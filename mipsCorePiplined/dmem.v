==> flow/design.v <==
`timescale 1 ns/10 ps   
module dmem (clk, wr, addr, din, dout);
	input clk;
	input wr;
	input [5:0] addr;
	input [31:0] din;	
	output [31:0] dout; 
  reg [31:0] rb [0:63];  
	always @(posedge clk)
    if(clk)  
        if (wr)
        rb[addr] = din;
	assign dout = rb[addr];
endmodule
## Reports on dmem

The steps from the RTL of dmem to its reports follow in flow order.
Line numbers count from 1 in the design file above.
Operators carry their Yosys type and port widths (W data, S select, Z words).
Library cell names are shortened.
Not given: -

| inputs | value |
|---|---|
| top module | dmem |
| clock port | clk |
| cell library | sky130hd |
| timing corner | tt_025C_1v80 |

## Word level

Yosys after proc, flatten, opt, wreduce and memory -nomap, before mapping. Enables and synchronous resets that opt folds into registers are not counted as muxes. Memory bits, and registers merged into a memory's read port (data or address), are not among the register bits. Print and check cells are not counted. Equal cells are merged and count once.
Memory sizes are those after Yosys's memory passes, which may raise the word count (mostly to a power of two), join words into wider ones and drop unused or constant bits.

| bit counts | value |
|---|---|
| bits in registers | 0 |
| memories kept | 1 |
| memory bits (writable) | 2048 |
| output and inout bits | 32 |
| elaborated cells | 4 |

| operators by class | value |
|---|---|
| muxes and demuxes | 3 |

Memories:

| memory | words | width | rd ports | wr ports | RTL line | source |
|---|---|---|---|---|---|---|
| rb | 64 | 32 | 1 | 1 | 8 | `reg [31:0] rb [0:63];` |

Operators with widths:

| operator | number |
|---|---|
| $mux W32 | 1 |
| $mux W6 | 1 |
| $mux W1 | 1 |

## Depth

Yosys ltp: most cells in a row. Word level: on the elaborated netlist, between registers, memories and ports. Mapped: between sequential cells and ports; inverters and the memories' decode and read muxes count.

| depth | value |
|---|---|
| depth in word-level cells | 1 |
| ABC_AREA | 0 |
| mapped depth | 13 |
| depth with buffers taken out | 6 |

## Synthesis result

Source: synth_stat.txt of the flow (Yosys; design flattened, memories mapped). It holds for the ABC_AREA given above (unset counts as 0); a run with the other value may have another netlist.
The area totals of this step are shown rounded.

| synthesis totals | value |
|---|---|
| sequential area | 0.061 mm2 |
| mapped cells | 4207 |
| chip area (Yosys) | 0.078 mm2 |
| flip-flop cells | 2048 |

Cells by type:

| cell type | number | area in all (um2) |
|---|---|---|
| edfxtp_1 | 2048 | 6.15E+04 |
| mux2i_1 | 259 | 2.59E+03 |
| mux4_2 | 96 | 2.16E+03 |
| mux2_2 | 147 | 1.66E+03 |
| a221oi_1 | 175 | 1532.72 |
| a22oi_1 | 188 | 1.41E+03 |
| clkbuf_1 | 168 | 630.605 |
| o22a_1 | 70 | 613.088 |
| a21oi_1 | 121 | 605.581 |
| o22ai_1 | 93 | 581.808 |
| a22o_1 | 66 | 578.054 |
| nor2_1 | 145 | 544.272 |
| and3_1 | 85 | 531.76 |
| o21ai_0 | 84 | 420.403 |
| buf_2 | 83 | 415.398 |
| nand3_1 | 54 | 270.259 |
| a31oi_1 | 43 | 269.008 |
| a222oi_1 | 16 | 160.154 |

Other cell types: 37; their cells: 266.

## Timing after synthesis

Source: OpenSTA report_checks on the synthesized netlist (no wires, ideal clock, input and output delay 20% of the period each), path of least setup slack; recovery checks are left aside. Register names are those of the netlist, which keeps one name where synthesis merged equal registers.

| timing path after synthesis | value |
|---|---|
| kind | input port to flip-flop |
| from | in addr[2] |
| to | mem rb[15][0] |
| path delay | 3.239 ns |
| time at the first pin | 0.864 ns |
| arrival | 3.682 ns |
| data required time | 3.899 ns |
| setup slack | 0.217 ns |
| stages | 8 |
| path buffers | 6 |
| clock period | 4.32 ns |
| synthesis period reached | 4.103 ns |

"path delay" is the arrival time less input delay plus setup time.
"stages": output pins that drive a net of the path, with the launching flip-flop's if there is one; two outputs of one cell count as two.
"synthesis period reached" is the clock period less the worst setup slack; recovery checks do not enter. This is arithmetic on one report: input and output delays are still those of the set period (20% each).
Between the ends stands the longest chain of elaborated cells between them, by number of cells; it is not shown to be the way that was timed. Of several equally long chains one is given.
A line is the first line of the expression or statement that the cell stems from. Yosys adds cells for indexed reads and writes and turns some case tables into memories.

| on the way, after synthesis | value |
|---|---|
| path through | buf_2 > buf_2 > buf_2 > buf_2 > buf_2 > buf_2 > nand3_1 > nor2_1 |
| cells in the longest elaborated chain | 1 |
| elaborated cells between the ends (all ways) | 1 |
| source lines of those cells | 1 |
| classes of those cells | mux: 1 |

Ends and longest elaborated chain, after synthesis:

| element | RTL line | source |
|---|---|---|
| from (decl) | 5 | `input [5:0] addr;` |
| $mux W6 | 11 | `if (wr)` |
| to (decl) | 8 | `reg [31:0] rb [0:63];` |

## Worst path after layout

From the final timing report of run A: the path of least setup slack in the routed layout; clock arrival at registers is part of the times.

| timing path after layout | value |
|---|---|
| kind | input port to output port |
| from | in addr[2] |
| to | out dout[1] |
| time at the first pin | 0.82 ns |
| arrival | 3.93 ns |
| setup slack | -0.64 ns |
| stages | 12 |
| clock period | 4.11 ns |
| data required time | 3.29 ns |
| path buffers | 7 |

Between the ends stands the longest chain of elaborated cells between them, by number of cells; it is not shown to be the way that was timed. Of several equally long chains one is given.
The chain passes a memory read, where the word-level depth is cut; so it can be longer than that depth.

| on the way, after layout | value |
|---|---|
| path through | buf_16 > buf_6 > buf_16 > buf_12 > buf_4 > mux2i_1 > a22oi_1 > a31oi_1 > o21ai_1 > buf_4 > or4_4 > buf_6 |
| cells in the longest elaborated chain | 1 |
| elaborated cells between the ends (all ways) | 1 |
| source lines of those cells | 1 |
| classes of those cells | memory: 1 |

Ends and longest elaborated chain, after layout:

| element | RTL line | source |
|---|---|---|
| from (decl) | 5 | `input [5:0] addr;` |
| $mem_v2 Z64 W32 | 8 | `reg [31:0] rb [0:63];` |
| to (decl) | 7 | `output [31:0] dout;` |

FLOW RESULTS
============

Module dmem, platform sky130hd: 2 stored runs of the flow (Yosys, OpenROAD) with differing settings, in no particular order. Input and output delays are each 20% of the period that was set; the output load is 0.01 pF.
"time on the worst setup path" = time allowed to the worst setup path (clock period - input delay - output delay, where it has them) - its slack; a late launch clock adds to it, a late capture clock takes from it.
The measured numbers are rounded.

## Run A

==> flow/run.sh <==
#!/bin/bash
# the make line also repeats the synthesis and layout settings of config.mk as NAME=value (left out here)
make -C /OpenROAD-flow-scripts/flow DESIGN_CONFIG=/design/flow/config.mk WORK_HOME=/design/flow/orfs CLKGATE_MAP_FILE= finish
==> flow/config.mk <==
export PLATFORM = sky130hd
export DESIGN_NAME = dmem
export DESIGN_NICKNAME = dmem
export VERILOG_FILES = /design/flow/design.v
export SDC_FILE = /design/flow/constraint.sdc
export NUM_CORES = 4
export LEC_CHECK = 0
export CAP_MARGIN = 20
export CELL_PAD_IN_SITES_DETAIL_PLACEMENT = 1
export CELL_PAD_IN_SITES_GLOBAL_PLACEMENT = 3
export CORE_ASPECT_RATIO = 1.42
export CORE_MARGIN = 2
export CORE_UTILIZATION = 45
export CTS_CLUSTER_DIAMETER = 231
export GPL_ROUTABILITY_DRIVEN = 1
export MAX_ROUTING_LAYER = met4
export PLACE_DENSITY = 0.94
export SETUP_SLACK_MARGIN = 0.79
export SLEW_MARGIN = 20
==> flow/constraint.sdc <==
create_clock -name core_clock -period 4.11 [get_ports {clk}]
set_input_delay 0.8220 -clock core_clock [delete_from_list [all_inputs] [get_ports {clk}]]
set_output_delay 0.8220 -clock core_clock [all_outputs]
set_load 0.01 [all_outputs]

| result of run A | value |
|---|---|
| utilization | 56 % |
| area of the synthesized netlist | 0.078 mm2 |
| time on the worst setup path | 3.11 ns |
| kind of the worst setup path | input port to output port |
| die outline area | 0.18 mm2 |
| area of the standard cells in the finished layout | 0.097 mm2 |
| worst setup slack after layout | -0.64 ns |

## Run B

==> flow/run.sh <==
#!/bin/bash
# the make line also repeats the synthesis and layout settings of config.mk as NAME=value (left out here)
make -C /OpenROAD-flow-scripts/flow DESIGN_CONFIG=/design/flow/config.mk WORK_HOME=/design/flow/orfs CLKGATE_MAP_FILE= finish
==> flow/config.mk <==
export PLATFORM = sky130hd
export DESIGN_NAME = dmem
export DESIGN_NICKNAME = dmem
export VERILOG_FILES = /design/flow/design.v
export SDC_FILE = /design/flow/constraint.sdc
export NUM_CORES = 4
export LEC_CHECK = 0
export CAP_MARGIN = 20
export CORE_MARGIN = 2
export CORE_UTILIZATION = 64
export CTS_CLUSTER_DIAMETER = 333
export GPL_ROUTABILITY_DRIVEN = 1
export GPL_TIMING_DRIVEN = 0
export PLACE_DENSITY_LB_ADDON = 0.09
export SLEW_MARGIN = 40
==> flow/constraint.sdc <==
create_clock -name core_clock -period 2.57 [get_ports {clk}]
set_input_delay 0.5140 -clock core_clock [delete_from_list [all_inputs] [get_ports {clk}]]
set_output_delay 0.5140 -clock core_clock [all_outputs]
set_load 0.01 [all_outputs]

| result of run B | value |
|---|---|
| utilization | 80 % |
| area of the synthesized netlist | 0.078 mm2 |
| time on the worst setup path | 2.95 ns |
| kind of the worst setup path | input port to output port |
| die outline area | 0.13 mm2 |
| area of the standard cells in the finished layout | 0.098 mm2 |
| worst setup slack after layout | -1.4 ns |
